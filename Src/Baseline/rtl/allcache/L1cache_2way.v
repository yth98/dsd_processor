==> flow/design.v <==
module L1cache( 
    clk,
    proc_reset,
    proc_read,
    proc_write,
    proc_addr,
    proc_rdata,
    proc_wdata,
    proc_stall,
    mem_read,
    mem_write,
    mem_addr,
    mem_rdata,
    mem_wdata,
    mem_ready
);
    input          clk;
    input          proc_reset;
    input          proc_read, proc_write;
    input   [29:0] proc_addr;
    input   [31:0] proc_wdata;
    output         proc_stall;
    output  [31:0] proc_rdata;
    input   [31:0] mem_rdata;
    input          mem_ready;
    output         mem_read, mem_write;
    output  [29:0] mem_addr;
    output  [31:0] mem_wdata;
    reg            mem_read, mem_write;
    reg     [29:0] mem_addr;
    reg     [31:0] mem_wdata;
    reg      [2:0] state_w;
    reg      [2:0] state;
    reg      [15:0] valid1, valid2;
    reg      [15:0] dirty1, dirty2;
    reg      [15:0] lru;              
    reg     [29:4] tag1    [0:15], tag2    [0:15];
    reg     [31:0] data1   [0:15], data2   [0:15];
    wire           hit1, hit2;
    wire     [3:0] set;
    localparam S_IDLE = 3'd0;
    localparam S_WBRD = 3'd1;
    localparam S_RD   = 3'd2;
    localparam S_WB   = 3'd3;
    localparam S_RDWB = 3'd4;
assign set = proc_addr[3:0];
assign proc_stall = (~(hit1 | hit2))&&(proc_read|proc_write);
assign proc_rdata = proc_read & hit1
                  ? data1[set][31:0]
                  : proc_read & hit2
                  ? data2[set][31:0]
                  : 32'd0;
assign hit1 = valid1[set] & (tag1[set] == proc_addr[29:4]);
assign hit2 = valid2[set] & (tag2[set] == proc_addr[29:4]);
always@(*) begin
    case (state)
    S_IDLE: begin
        if (hit1 | hit2)
            state_w = S_IDLE;
        else if (proc_read)
            state_w = (~lru[set] & dirty1[set] | lru[set] & dirty2[set]) ? S_WBRD : S_RD;
        else if (proc_write)
            state_w = (~lru[set] & dirty1[set] | lru[set] & dirty2[set]) ? S_WB : S_RDWB;
        else
            state_w = S_IDLE;
    end
    S_WBRD:
        state_w = mem_ready ? S_RD : S_WBRD;
    S_RD:
        state_w = mem_ready ? S_IDLE : S_RD;
    S_WB:
        state_w = mem_ready ? S_RDWB : S_WB;
    S_RDWB:
        state_w = mem_ready ? S_IDLE : S_RDWB;
    default:
        state_w = S_IDLE;
    endcase
end
always@( posedge clk ) begin
    if( proc_reset ) begin
        mem_read   <= 0;
        mem_write  <= 0;
        state   <= S_IDLE;
        valid1  <= 16'b0;
        valid2  <= 16'b0;
        dirty1  <= 16'b0;
        dirty2  <= 16'b0;
        lru     <= 16'b0;
    end
    else begin
        state   <= state_w;
        case (state)
        S_IDLE: begin
            if (proc_read) begin
                if (proc_stall) begin
                    if (~lru[set] & dirty1[set]) begin
                        mem_write  <= 1;
                        mem_addr   <= {tag1[set],set};
                        mem_wdata  <= data1[set];
                    end else if (lru[set] & dirty2[set]) begin
                        mem_write  <= 1;
                        mem_addr   <= {tag2[set],set};
                        mem_wdata  <= data2[set];
                    end else begin
                        mem_read   <= 1;
                        mem_addr   <= proc_addr[29:0];
                    end
                end
            end
            else if (proc_write) begin
                if (hit1) begin
                    dirty1[set] <= 1;
                    data1[set][31:0] <= proc_wdata;
                end else if (hit2) begin
                    dirty2[set] <= 1;
                    data2[set][31:0] <= proc_wdata;
                end else if (~lru[set] & dirty1[set]) begin
                    mem_write  <= 1;
                    mem_addr   <= {tag1[set],set};
                    mem_wdata  <= data1[set];
                end else if (lru[set] & dirty2[set]) begin
                    mem_write  <= 1;
                    mem_addr   <= {tag2[set],set};
                    mem_wdata  <= data2[set];
                end else begin
                    mem_read   <= 1;
                    mem_addr   <= proc_addr[29:0];
                end
            end
            if ((proc_read | proc_write) & (hit1 | hit2))
                lru[set] <= hit1;
        end
        S_WBRD:
            if (mem_ready) begin
                mem_read   <= 1;
                mem_write  <= 0;
                mem_addr   <= proc_addr[29:0];
            end
        S_RD:
            if (mem_ready) begin
                mem_read   <= 0;
                if (~lru[set]) begin
                    valid1[set] <= 1;
                    dirty1[set] <= 0;
                    tag1  [set] <= proc_addr[29:4];
                    data1 [set] <= mem_rdata;
                end else begin
                    valid2[set] <= 1;
                    dirty2[set] <= 0;
                    tag2  [set] <= proc_addr[29:4];
                    data2 [set] <= mem_rdata;
                end
            end
        S_WB:
            if (mem_ready) begin
                mem_read   <= 1;
                mem_write  <= 0;
            end
        S_RDWB:
            if (mem_ready) begin
                mem_read   <= 0;
                if (~lru[set]) begin
                    valid1[set] <= 1;
                    dirty1[set] <= 1;
                    tag1  [set] <= proc_addr[29:4];
                    data1 [set] <= mem_rdata;
                end else begin
                    valid2[set] <= 1;
                    dirty2[set] <= 1;
                    tag2  [set] <= proc_addr[29:4];
                    data2 [set] <= mem_rdata;
                end
            end
        endcase
    end
end
endmodule
Step by step through the tools: L1cache
The steps from the RTL of L1cache to its reports follow in flow order.
Line numbers count from 1 in the design file above.
Cell names lack the library's common part.
A cell with -- has no value.
Set-up
  design top: L1cache
  clock input: clk
  library: sky130hd
  timing corner: tt_025C_1v80

Elaborated design
Counts by Yosys on the flattened word-level netlist (proc, flatten, opt, wreduce; memories kept). Register bits leave out memories and registers merged into their read ports (data or address). Print and check cells are left out.
Memory sizes are those after Yosys's memory passes, which may raise the word count (mostly to a power of two), join words into wider ones and drop unused or constant bits.
Bit counts
  register bits: 147
  memory bits (writable): 1856
  memory cells: 4
  input port bits: 99
  output and inout port bits: 97
  word-level cells: 229
Memory list
  data1: depth 16, bits a word 32, read ports 1, wr ports 1, RTL line 38  | reg     [31:0] data1   [0:15], data2   [0:15];
  data2: depth 16, bits a word 32, read ports 1, wr ports 1, RTL line 38
  tag1: depth 16, bits a word 26, read ports 1, wr ports 1, RTL line 37  | reg     [29:4] tag1    [0:15], tag2    [0:15];
  tag2: depth 16, bits a word 26, read ports 1, wr ports 1, RTL line 37
Cells by class
  $add $sub $neg: 1
  equal/unequal tests: 27
  shift operators: 9
  mux-type cells: 127
  bitwise operators: 33
  reductions and logical operators: 18
Operators by type and width (number)
  2-to-1 mux 32 bit: 36
  2-to-1 mux 26 bit: 14
  2-to-1 mux 16 bit: 15
  2-to-1 mux 30 bit: 8
  bitwise OR 16 bit: 7
  parallel mux 16 bit (select 3 bit): 2
  bitwise AND 16 bit: 5
  variable part select 16 x 4 -> 1 bit: 5
  parallel mux 30 bit (select 2 bit): 1
  == test 26 bit: 2
  variable shift 1 x 5 -> 16 bit (first input constant): 3
  2-to-1 mux 1 bit: 39
  inverter 16 bit: 2
  inequality test 2 bit (second input constant): 14
  2-to-1 mux 3 bit: 6
  variable shift 1 x 5 -> 16 bit: 1
  parallel mux 3 bit (select 5 bit): 1
  AND reduction 7 bit: 2
  inequality test 3 bit (second input constant): 4
  AND reduction 6 bit: 2
  bitwise OR 1 bit: 9
  AND reduction 9 bit: 1
  AND reduction 8 bit: 1
  bitwise AND 1 bit: 7
  inequality test 2 x 1 -> 1 bit (second input constant): 3
  == test 3 x 2 -> 1 bit (second input constant): 2
  AND reduction 3 bit: 2
  nonzero test 3 bit: 2
Other operator kinds: 13; their cells: 19.

Longest topological paths
Depth = most cells in a row (Yosys ltp): at word level without a register or memory, in the mapped netlist without a sequential cell, where the memories' decode and read muxes count.
Depth
  depth after elaboration: 10
  ABC_AREA: 0
  depth in mapped cells: 19
  depth with buffers taken out: 10

Mapped cells and area
Source: synth_stat.txt of the flow (Yosys; design flattened, memories mapped). It holds for the ABC_AREA given above (unset counts as 0); a run with the other value may have another netlist.
The area totals of this step are shown rounded.
Cells by type
  edfxtp_1: number 1918, area in all 5.76E+04 um2
  mux4_2: number 489, area in all 1.1E+04 um2
  mux2i_1: number 187, area in all 1.87E+03 um2
  dfxtp_1: number 87, area in all 1741.67 um2
  mux2_2: number 94, area in all 1.06E+03 um2
  nand2_1: number 210, area in all 788.256 um2
  nor2_1: number 157, area in all 589.315 um2
  o22ai_1: number 77, area in all 481.712 um2
  clkbuf_1: number 127, area in all 476.707 um2
  xnor2_1: number 47, area in all 411.645 um2
  a22oi_1: number 47, area in all 352.838 um2
  a21oi_1: number 64, area in all 320.307 um2
  buf_6: number 28, area in all 315.302 um2
  a22o_1: number 35, area in all 306.544 um2
  nor2b_1: number 41, area in all 256.496 um2
  o21ai_0: number 44, area in all 220.211 um2
  o31ai_2: number 17, area in all 212.704 um2
  buf_2: number 41, area in all 205.197 um2
Not listed: further types 73, cells in them 468.
Mapped netlist
  standard cells after synthesis: 4178
  cell area after synthesis: 81600 um2
  sequential part of the area: 59300 um2
  flip-flop cells: 2005
  buffers: 259

Worst setup path after synthesis
Source: OpenSTA report_checks on the synthesized netlist (no wires, ideal clock, input and output delay 20% of the period each), path of least setup slack; recovery checks are left aside. Register names are those of the netlist, which keeps one name where synthesis merged equal registers.
Path after synthesis
  path type: input-to-output
  from: input proc_addr[0]
  to: output proc_rdata[31]
  period: 14.3 ns
  input delay: 2.860 ns
  external output delay: 2.860 ns
  launch time at the first pin: 2.860 ns
  arrival time: 6.319 ns
  data required time: 11.440 ns
  path slack: 5.121 ns
  path delay: 3.459 ns
  stages: 12
  buffers on the path: 9
  synthesis period reached: 9.179 ns
"path delay" is the arrival time less input delay plus setup time.
At an output port there is no setup time.
"stages": output pins that drive a net of the path, with the launching flip-flop's if there is one; two outputs of one cell count as two.
"synthesis period reached" = period - worst setup slack (recovery checks aside). The figure is calculated, with input and output delays left at 20% of the set period.
The rows between start and end are the longest chain of elaborated cells between them; the timing report does not say that the signal goes this way. Where chains are equally long, one stands for them.
Each line given opens the expression or statement behind the cell; cells for indexed reads and writes are added by Yosys, which also makes memories of some case tables.
A memory read counts as a cell of the chain, while the word-level depth stops at memories.
Between the ends, after synthesis
  cell sequence: buf_4 buf_6 buf_2 buf_4 buf_6 buf_2 clkbuf_1 buf_1 buf_2 mux4_2 mux4_2 a22o_1
  cells in the longest elaborated chain: 6
  elaborated cells on any way between the ends: 14
  source lines of those cells: 6
  those cells by class: eq/ne: 2; shift: 2; mux: 2; logic: 4; memory: 4
RTL lines, path after synthesis
  from (decl): RTL line 20  | input   [29:0] proc_addr;
  memory read (16 x 26 bit): RTL line 37  | reg     [29:4] tag1    [0:15], tag2    [0:15];
  == test 26 bit: RTL line 54  | assign hit2 = valid2[set] & (tag2[set] == proc_addr[29:4]);
  bitwise AND 1 bit: RTL line 54
  bitwise AND 1 bit: RTL line 50  | : proc_read & hit2
  2-to-1 mux 32 bit: RTL line 50
  2-to-1 mux 32 bit: RTL line 48  | assign proc_rdata = proc_read & hit1
  to (decl): RTL line 23  | output  [31:0] proc_rdata;

Timing after layout
From the final timing report of run 1: the path of least setup slack in the routed layout; clock arrival at registers is part of the times.
Path post-layout
  path type: input-to-output
  from: input proc_addr[3]
  to: output proc_rdata[17]
  period: 10.9 ns
  input delay: 2.18 ns
  external output delay: 2.18 ns
  launch time at the first pin: 2.18 ns
  arrival time: 7.69 ns
  data required time: 8.72 ns
  path slack: 1.03 ns
  stages: 14
  buffers on the path: 5
The rows between start and end are the longest chain of elaborated cells between them; the timing report does not say that the signal goes this way. Where chains are equally long, one stands for them.
A memory read counts as a cell of the chain, while the word-level depth stops at memories.
Between the ends, post-layout
  cell sequence: clkbuf_8 buf_12 buf_4 mux4_2 mux2i_1 nor2_1 nor4bb_1 nand3_1 a2111oi_0 nand3_1 nor2_4 buf_4 a22o_1 clkdlybuf4s50_1
  cells in the longest elaborated chain: 6
  elaborated cells on any way between the ends: 14
  source lines of those cells: 6
  those cells by class: eq/ne: 2; shift: 2; mux: 2; logic: 4; memory: 4
RTL lines, path post-layout
  from (decl): RTL line 20  | input   [29:0] proc_addr;
  memory read (16 x 26 bit): RTL line 37  | reg     [29:4] tag1    [0:15], tag2    [0:15];
  == test 26 bit: RTL line 54  | assign hit2 = valid2[set] & (tag2[set] == proc_addr[29:4]);
  bitwise AND 1 bit: RTL line 54
  bitwise AND 1 bit: RTL line 50  | : proc_read & hit2
  2-to-1 mux 32 bit: RTL line 50
  2-to-1 mux 32 bit: RTL line 48  | assign proc_rdata = proc_read & hit1
  to (decl): RTL line 23  | output  [31:0] proc_rdata;

Appendix: measured runs

Top module L1cache; platform sky130hd; tools Yosys and OpenROAD; 2 stored runs in no particular order. Input and output delays are each 20% of the period that was set; the output load is 0.01 pF.
"achieved clock period" means the clock period less the worst setup slack. The figure is calculated, with input and output delays left at 20% of the set period.
"worst setup path time": the worst setup path's part of the clock period (all of it between registers, 20% less for each end at a port) less its slack. A launch clock that arrives late makes it longer, a capture clock that arrives late makes it shorter.
"power": no workload was simulated; the value follows from the tool's default switching activity.
The measured numbers are rounded.
[run 1] settings: period_ns=10.9, CORE_UTILIZATION=51, PLACE_DENSITY_LB_ADDON=0.2, CORE_MARGIN=4, CELL_PAD_IN_SITES_GLOBAL_PLACEMENT=1, CELL_PAD_IN_SITES_DETAIL_PLACEMENT=1, TNS_END_PERCENT=55, GPL_TIMING_DRIVEN=1, CTS_CLUSTER_SIZE=77, CTS_CLUSTER_DIAMETER=230, CAP_MARGIN=30, MIN_ROUTING_LAYER=met2, MAX_ROUTING_LAYER=met5, SLEW_MARGIN=20
[run 1] result: chip area after synthesis (Yosys) 81600 um2, die area 166000 um2, standard-cell area of the final layout 88300 um2, utilization 55.6%, worst setup slack after layout 1.03 ns, total negative slack 0.000 ns, worst hold slack 0.488 ns, power 0.0122 W, achieved clock period 9.873 ns, worst setup path time 5.51 ns, worst setup path kind input-to-output
[run 2] settings: period_ns=7.74, CORE_UTILIZATION=64, CAP_MARGIN=20, CORE_MARGIN=2, SLEW_MARGIN=20
[run 2] result: chip area after synthesis (Yosys) 81600 um2, die area 130000 um2, standard-cell area of the final layout 93600 um2, utilization 74.2%, worst setup slack after layout 0.147 ns, total negative slack 0.000 ns, worst hold slack 0.472 ns, power 0.0226 W, achieved clock period 7.593 ns, worst setup path time 4.50 ns, worst setup path kind input-to-output
